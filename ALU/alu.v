==> flow/design.v <==
`timescale 1ns/1ps
module alu (
    input  wire         clk,
    input  wire         rst,
    input  wire [23:0]  R,
    input  wire [23:0]  S,
    input  wire         ctl_f,
    input  wire         ctl_e,
    output wire [23:0]  result,
    output wire         sign,
    output wire         cont
);
    wire [23:0] add_out;
    wire [47:0] mult_out;
    wire [22:0] mult_inv_out;
    wire [23:0] mult_inv_out_sign;
    wire [23:0] inv_out;
    wire [23:0] Y;
    wire        inv_rdy;
    wire sign_r = R[23];
    wire sign_s = S[23];
    wire ctl_nand;
    wire sign_out;
    wire sign_xor;
    wire zero_check = (~|R[22:0] || ~|S[22:0]);  
    adder_subs u_add (
        .x(R),
        .y(S),
        .op(ctl_f),
        .sr(add_out)
    );
    multiplier u_mult (
        .x(R),
        .y(Y),
        .m(mult_out)
    );
    multiplicative_inverse u_inv (
        .clk(clk),
        .rst(rst),
        .m(mult_out),
        .i(inv_out),
        .rdy(inv_rdy)
    );
    assign sign_xor = zero_check ? 0 : sign_r ^ sign_s;  
    assign ctl_nand = ~(ctl_e & ctl_f);
    assign Y = ctl_nand ? S : inv_out;  
    assign mult_inv_out = ctl_e ? inv_out : mult_out[36:14];  
    assign sign_out = ctl_nand ? sign_xor : sign_r;  
    assign mult_inv_out_sign = {sign_out, mult_inv_out};  
    assign result = ctl_f ? mult_inv_out_sign : add_out;  
    assign cont = inv_rdy | ctl_nand;  
endmodule
module adder_subs (
    input  wire [23:0] x,
    input  wire [23:0] y,
    input  wire        op,
    output wire [23:0] sr
);
    wire sign_x = x[23];
    wire sign_y = y[23];
    wire [22:0] mag_x = x[22:0];
    wire [22:0] mag_y = y[22:0];
    wire eff_sign_y = op ? ~sign_y : sign_y;
    wire same_sign = (sign_x == eff_sign_y);
    wire [22:0] add_mag = mag_x + mag_y;
    wire [22:0] sub_mag = (mag_x == mag_y) ? 0 :
                           (mag_x > mag_y) ? (mag_x - mag_y) : (mag_y - mag_x);
    wire sign_res = same_sign ? sign_x :
                     (mag_x == mag_y) ? 1'b0 :  
                     (mag_x > mag_y) ? sign_x : eff_sign_y;
    wire [22:0] mag_res = same_sign ? add_mag : sub_mag;
    assign sr = {sign_res, mag_res};
endmodule
module multiplier (
    input  wire [23:0] x,
    input  wire [23:0] y,
    output wire [47:0] m
);
    wire sign_x = x[23];
    wire sign_y = y[23];
    wire [22:0] mag_x = x[22:0];
    wire [22:0] mag_y = y[22:0];
    wire [45:0] raw_product = mag_x * mag_y;
    assign m = raw_product;
endmodule
module multiplicative_inverse (
    input  wire        clk,
    input  wire        rst,
    input  wire [47:0] m,     
    output reg  [23:0] i,     
    output reg         rdy
);
    reg [4:0] bit_pos;
    always @(posedge clk or posedge rst) begin
        if (rst) begin
            i <= 24'hFFFFFF;  
            bit_pos <= 22;  
            rdy <= 0;
        end else begin
            if (bit_pos != 0) begin
                if (m[36:14] > 24'h004000) begin  
                    i[bit_pos] <= 1'b0;  
                end
                bit_pos <= bit_pos - 1;  
            end else begin  
                rdy <= 1'b1;  
            end
        end
    end
endmodule
[From RTL to reports: alu]
The steps from the RTL of alu to its reports follow in flow order.
Lines are those of the file above, counted from 1.
Operators: Yosys type, input widths -> output width; for muxes data width and select width s.
Cell names lack the library's common part.
Not given: --
Inputs
  top module: alu
  clock input: clk
  standard-cell library: sky130hd
  timing corner: tt_025C_1v80

[Word level]
Counts by Yosys on the flattened word-level netlist (proc, flatten, opt, wreduce; memories kept). Register bits leave out memories and registers merged into their read ports (data or address); mux counts leave out enables and synchronous resets folded into registers. Print and check cells are left out. Cells with the same type and inputs are merged into one.
Bit counts
  output and inout bits: 26
  bits in registers: 30
  bits of input ports: 52
Cells by class
  equal/unequal tests: 2
  shift operators: 2
  multiplexer cells: 12
  reduce/logical cells: 7
  magnitude comparators: 2
  $mul: 1
  bitwise gates (word level): 8
  $add $sub $neg: 5
Operators with widths (number)
  $mul 23x23->37: 1
  $mux 23: 5
  $shift 1x6->24 const A: 2
  $sub 23x23->23: 2
  $reduce_or 23->1: 2
  $and 24x24->24: 1
  $or 24x24->24: 1
  $not 24->24: 1
  $mux 24: 1
  $gt 23x15->1 const B: 1
  $add 23x23->23: 1
  $gt 23x23->1: 1
  $eq 23x23->1: 1
  $neg 5->6: 1
  $mux 1: 6
  $sub 5x1->5 const B: 1
  $reduce_bool 5->1: 1
  $not 1->1: 2
  $logic_not 1->1: 2
  $reduce_and 2->1: 1
  $eq 1x1->1: 1
  $and 1x1->1: 1
  $or 1x1->1: 1
  $xor 1x1->1: 1
  $logic_or 1x1->1: 1

[Logic depth]
Longest topological path by Yosys (ltp), each cell counted once; first at word level (registers and memories cut), then after technology mapping (sequential cells cut; the memories' decode and read muxes count).
Logic depth
  depth in word-level cells: 6
  ABC_AREA: 0
  gate-level depth with buffers: 33

[Synthesis result]
The flow's flattened synthesis, as Yosys stat reports it; memories are mapped. The netlist is that of the ABC_AREA named above (0 if unset); the other value can give another one.
Totals and module areas in this step are rounded.
Cells by type
  fa_1: number 406, total area 8.13E+03 sq um
  ha_1: number 193, total area 2.41E+03 sq um
  inv_1: number 520, total area 1.95E+03 sq um
  nand2_1: number 353, total area 1.33E+03 sq um
  nor2_1: number 206, total area 773.242 sq um
  dfstp_2: number 26, total area 683.155 sq um
  a21oi_1: number 113, total area 565.542 sq um
  clkbuf_1: number 123, total area 461.693 sq um
  and2_1: number 56, total area 350.336 sq um
  mux2i_1: number 29, total area 290.278 sq um
  xnor2_1: number 32, total area 280.269 sq um
  o21ai_0: number 50, total area 250.24 sq um
  mux2_2: number 22, total area 247.738 sq um
  a21o_1: number 23, total area 172.666 sq um
  nor3_1: number 30, total area 150.144 sq um
  xor2_1: number 16, total area 140.134 sq um
  a211oi_1: number 18, total area 135.13 sq um
  a21boi_1: number 18, total area 135.13 sq um
Not listed: further types 65, cells in them 311.
Synthesis totals
  flip-flops: 29
  mapped cells: 2545
  mapped area: 21000 sq um
  area of sequential cells: 760 sq um
The figures by module come from a second, unflattened synthesis with its own total; it is not the netlist above.
Second synthesis, totals
  cells (unflattened synthesis): 2813
  area (unflattened synthesis): 24000 sq um
Rows give one instance, submodules left out.
By module
  multiplier: cells 1989, area 17000 sq um, times used 1, sequential area 0.0 sq um
  adder_subs: cells 574, area 3800 sq um, times used 1, sequential area 0.0 sq um
  multiplicative_inverse: cells 119, area 1500 sq um, times used 1, sequential area 780 sq um
  alu: cells 131, area 1000 sq um, times used 1, sequential area 0.0 sq um

[Timing after synthesis]
OpenSTA on the mapped netlist: ideal clock, no wires. The path of least setup slack (recovery checks aside). Input and output delay are each 20% of the period. Register names are those of the netlist, which keeps one name where synthesis merged equal registers.
Timing after synthesis
  kind: input to output
  start point: in ctl_f
  end point: out result[22]
  period: 14.8 ns
  stages on the path: 31
  path delay: 8.114 ns
  buffers on the path: 5
  slack: 0.766 ns
  data arrival time: 11.074 ns
  external input delay: 2.960 ns
  launch time at the first pin: 2.960 ns
  output delay: 2.960 ns
  synthesis period reached: 14.034 ns
"path delay" is the arrival time less input delay plus setup time.
At an output port there is no setup time.
"stages on the path": output pins that drive a net of the path, with the launching flip-flop's if there is one; two outputs of one cell count as two.
"synthesis period reached" is the clock period less the worst setup slack; recovery checks do not enter. This is arithmetic on one report: input and output delays are still those of the set period (20% each).
Between the ends stands the longest chain of elaborated cells between them, by number of cells; it is not shown to be the way that was timed. Of several equally long chains one is given.
Each line given opens the expression or statement behind the cell; cells for indexed reads and writes are added by Yosys, which also makes memories of some case tables.
On the way, after synthesis
  cells stage by stage: buf_2 nand2_1 buf_6 clkbuf_1 mux2i_1 clkbuf_1 nor2_1 fa_1 fa_1 inv_1 fa_1 inv_1 fa_1 fa_1 fa_1 inv_1 fa_1 inv_1 ha_1 clkbuf_1 a21o_1 a21oi_1 a21boi_0 or2_2 nand3_2 a311oi_2 o21a_1 o21a_1 o21a_1 o311a_1 a31oi_1
  cells in the longest elaborated chain: 5
RTL lines, path after synthesis
  start: declaration: RTL line 7  | input  wire         ctl_f,
  $and 1x1->1: RTL line 45  | assign ctl_nand = ~(ctl_e & ctl_f);
  $mux 23: RTL line 46  | assign Y = ctl_nand ? S : inv_out;
  $mul 23x23->37: RTL line 83
  $mux 23: RTL line 47  | assign mult_inv_out = ctl_e ? inv_out : mult_out[36:14];
  $mux 24: RTL line 50  | assign result = ctl_f ? mult_inv_out_sign : add_out;
  end: declaration: RTL line 9  | output wire [23:0]  result,

Add stored flow runs of alu

Top module alu; platform sky130hd; tools Yosys and OpenROAD; 2 stored runs in no particular order. Input and output delays are each 20% of the period that was set; the output load is 0.01 pF.

==> run 1: settings <==
{ "period_ns": 15.3, "CORE_UTILIZATION": 63, "SETUP_SLACK_MARGIN": 4.52, "PLACE_DENSITY": 0.82, "HOLD_SLACK_MARGIN": 0.03, "CORE_ASPECT_RATIO": 1.1, "CELL_PAD_IN_SITES_DETAIL_PLACEMENT": 1, "GPL_TIMING_DRIVEN": 0, "GPL_ROUTABILITY_DRIVEN": 0, "CTS_CLUSTER_DIAMETER": 67, "MIN_ROUTING_LAYER": "met1", "MAX_ROUTING_LAYER": "met5", "CAP_MARGIN": 20, "CORE_MARGIN": 2, "SLEW_MARGIN": 20 }
==> run 1: results <==
no results, clock tree synthesis failed with DPL-0033

==> run 2: settings <==
{ "period_ns": 9.03, "CORE_UTILIZATION": 53, "SETUP_SLACK_MARGIN": 2.15, "PLACE_DENSITY_LB_ADDON": 0.08, "CORE_ASPECT_RATIO": 0.56, "CELL_PAD_IN_SITES_GLOBAL_PLACEMENT": 3, "TNS_END_PERCENT": 10, "GPL_ROUTABILITY_DRIVEN": 1, "CTS_CLUSTER_SIZE": 79, "MIN_ROUTING_LAYER": "met1", "CAP_MARGIN": 20, "CORE_MARGIN": 2, "SLEW_MARGIN": 20 }
==> run 2: results <==
no results, placement failed with FLW-0024
